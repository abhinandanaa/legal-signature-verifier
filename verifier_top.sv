==> flow/design.v <==
`timescale 1ns/1ps
module pattern_matcher (
    input logic clk,
    input logic rst,
    input logic [7:0] region,
    input logic [7:0] auth_level,
    input logic [7:0] expiry,
    input logic [7:0] signature_id,
    output logic match
);
    logic [7:0] valid_region     = 8'h0A;
    logic [7:0] valid_auth_level = 8'h01;
    logic [7:0] valid_expiry     = 8'h10;
    logic [7:0] valid_signature  = 8'hF3;
    always_ff @(posedge clk or posedge rst) begin
        if (rst) begin
            match <= 0;
        end else begin
            if ((region == valid_region) &&
                (auth_level == valid_auth_level) &&
                (expiry == valid_expiry) &&
                (signature_id == valid_signature)) begin
                match <= 1;
            end else begin
                match <= 0;
            end
        end
    end
endmodule
`timescale 1ns/1ps
module verifier_top (
    input logic clk,
    input logic rst,
    input logic [31:0] signature_in,
    output logic match
);
    logic [7:0] region;
    logic [7:0] auth_level;
    logic [7:0] expiry;
    logic [7:0] signature_id;
    always_ff @(posedge clk or posedge rst) begin
        if (rst) begin
            region       <= 8'd0;
            auth_level   <= 8'd0;
            expiry       <= 8'd0;
            signature_id <= 8'd0;
        end else begin
            region       <= signature_in[31:24];
            auth_level   <= signature_in[23:16];
            expiry       <= signature_in[15:8];
            signature_id <= signature_in[7:0];
        end
    end
    pattern_matcher matcher_inst (
        .clk(clk),
        .rst(rst),
        .region(region),
        .auth_level(auth_level),
        .expiry(expiry),
        .signature_id(signature_id),
        .match(match)
    );
endmodule
# Step by step through the tools: verifier_top
# Tool output for the design above, in the order of the flow.
# Line numbers count from 1 in the design file above.
# Operators: Yosys type, input widths -> output width; for muxes data width and select width s.
# Library cell names are shortened.
# A cell with - has no value.
# design
top_module,verifier_top
clock_port,clk
cell_library,sky130hd
lib_corner,tt_025C_1v80

# Word-level counts
# Counts by Yosys on the flattened word-level netlist (proc, flatten, opt, wreduce; memories kept). Register bits leave out memories and registers merged into their read ports (data or address); mux counts leave out enables and synchronous resets folded into registers. Print and check cells are left out. Cells with the same type and inputs are merged into one.
# op_classes
muxes,1
equal,4
reduce_and_logical,3
# op_table
cell,count
$eq 8x1->1 const B,1
$eq 8x4->1 const B,1
$eq 8x5->1 const B,1
$eq 8x8->1 const B,1
$logic_and 1x1->1,3
$mux 1,1
# bits
word_cells,13
reg_bits,33
out_inout_bits,1

# Longest topological paths
# Longest topological path by Yosys (ltp), each cell counted once; first at word level (registers and memories cut), then after technology mapping (sequential cells cut; the memories' decode and read muxes count).
# depth
depth_word,5
ABC_AREA,1
mapped_depth,6

# Netlist
# Yosys stat after the flow's synthesis: flattened, memories mapped to cells. It holds for the ABC_AREA given above (unset counts as 0); a run with the other value may have another netlist.
# Totals and module areas in this step are rounded.
# synth_totals
sequential_area_um2,830
ffs,33
area_um2,970
mapped_cells,72
# by_type
cell_type,count
dfrtp_1,33
nor2_1,18
nand2_1,13
inv_1,8

# Worst setup path after synthesis
# Source: OpenSTA report_checks on the synthesized netlist (no wires, ideal clock, input and output delay 20% of the period each), path of least setup slack; recovery checks are left aside. Register names are those of the netlist, which keeps one name where synthesis merged equal registers.
# synth_path
kind,register -> output
startpoint,reg matcher_inst.match
endpoint,out match
arrival_ps,376
setup_slack_ps,1184
launch_ps,0
period_ps,1950
delay_ps,376
path_stages,1
synth_period_reached_ps,766
# "delay_ps" = arrival - input delay + setup time.
# A path that ends at an output port has no setup time.
# "path_stages": output pins that drive a net of the path, with the launching flip-flop's if there is one; two outputs of one cell count as two.
# "synth_period_reached_ps" = period - worst setup slack (recovery checks aside). The figure is calculated, with input and output delays left at 20% of the set period.
# A register here has more assigning lines than the two given.
# synth_via
cell_sequence,dfrtp_1
elab_chain_len,0
cone_cells,0
cone_lines,0
# synth_lines
element,line_no,text
start: declaration,9,output logic match
start: assignment,17,match <= 0;
start: assignment,23,match <= 1;
end: declaration,35,output logic match

# Timing after layout
# Path of least setup slack in the final report of entry A (OpenROAD, finished layout, wires in). Where an end is a register, its clock arrival counts in the times.
# The report prints the path's times to 10 ps; the period is as set.
# layout_path
kind,register -> output
startpoint,reg matcher_inst.match
endpoint,out match
arrival_ps,1170
launch_ps,310
path_stages,2
period_ps,2130
setup_slack_ps,530
# A register here has more assigning lines than the two given.
# layout_via
cell_sequence,dfrtp_1 -> clkdlybuf4s50_1
elab_chain_len,0
cone_cells,0
cone_lines,0
# layout_lines
element,line_no,text
start: declaration,9,output logic match
start: assignment,17,match <= 0;
start: assignment,23,match <= 1;
end: declaration,35,output logic match

# Measured data: module verifier_top, platform sky130hd, 2 stored runs of the flow under differing settings, order arbitrary. Input and output delays are each 20% of the period that was set; the output load is 0.01 pF.
# "achieved_period_ps": clock period set for the run, less the worst setup slack. It is reckoned from that one timing run; input and output delays stay at 20% of the period that was set.
# "worst_path_time_ps" is the time allowed to the run's worst setup path (the clock period less input and output delay, where it has them) less its slack. Clock arrival times count: a late capture clock shortens it, a late launch clock lengthens it.
# "power_uw" rests on the timing tool's default activity at the inputs, not on a simulated workload.
# "worst_path_time_ps" is known to 10 ps.
# The results are shown rounded.
# Settings: . = not set for that run.
# A result given as . is not shown for that run.
setting or result,entry A,entry B
period_ns,2.13,2.2
CORE_UTILIZATION,54,65
SETUP_SLACK_MARGIN,-0.19,.
PLACE_DENSITY,0.53,.
CORE_ASPECT_RATIO,0.68,.
TNS_END_PERCENT,85,80
ABC_AREA,1,0
GPL_ROUTABILITY_DRIVEN,0,0
CTS_CLUSTER_SIZE,68,.
CTS_CLUSTER_DIAMETER,326,89
CAP_MARGIN,5,20
MAX_ROUTING_LAYER,met5,met4
CORE_MARGIN,2,2
SLEW_MARGIN,20,20
PLACE_DENSITY_LB_ADDON,.,0.13
CELL_PAD_IN_SITES_DETAIL_PLACEMENT,.,1
synth_chip_area_um2,970,.
total_die_area_um2,2200,.
stdcell_area_um2,1400,.
fin_util_frac,0.85,.
timing.setup.ws_ps,530,.
tns_ps,0,.
power_uw,1100,.
achieved_period_ps,1596,.
worst_path_time_ps,1170,.
worst_setup_path_type,register -> output,.
# Entry B: no results, placement failed with a tool error
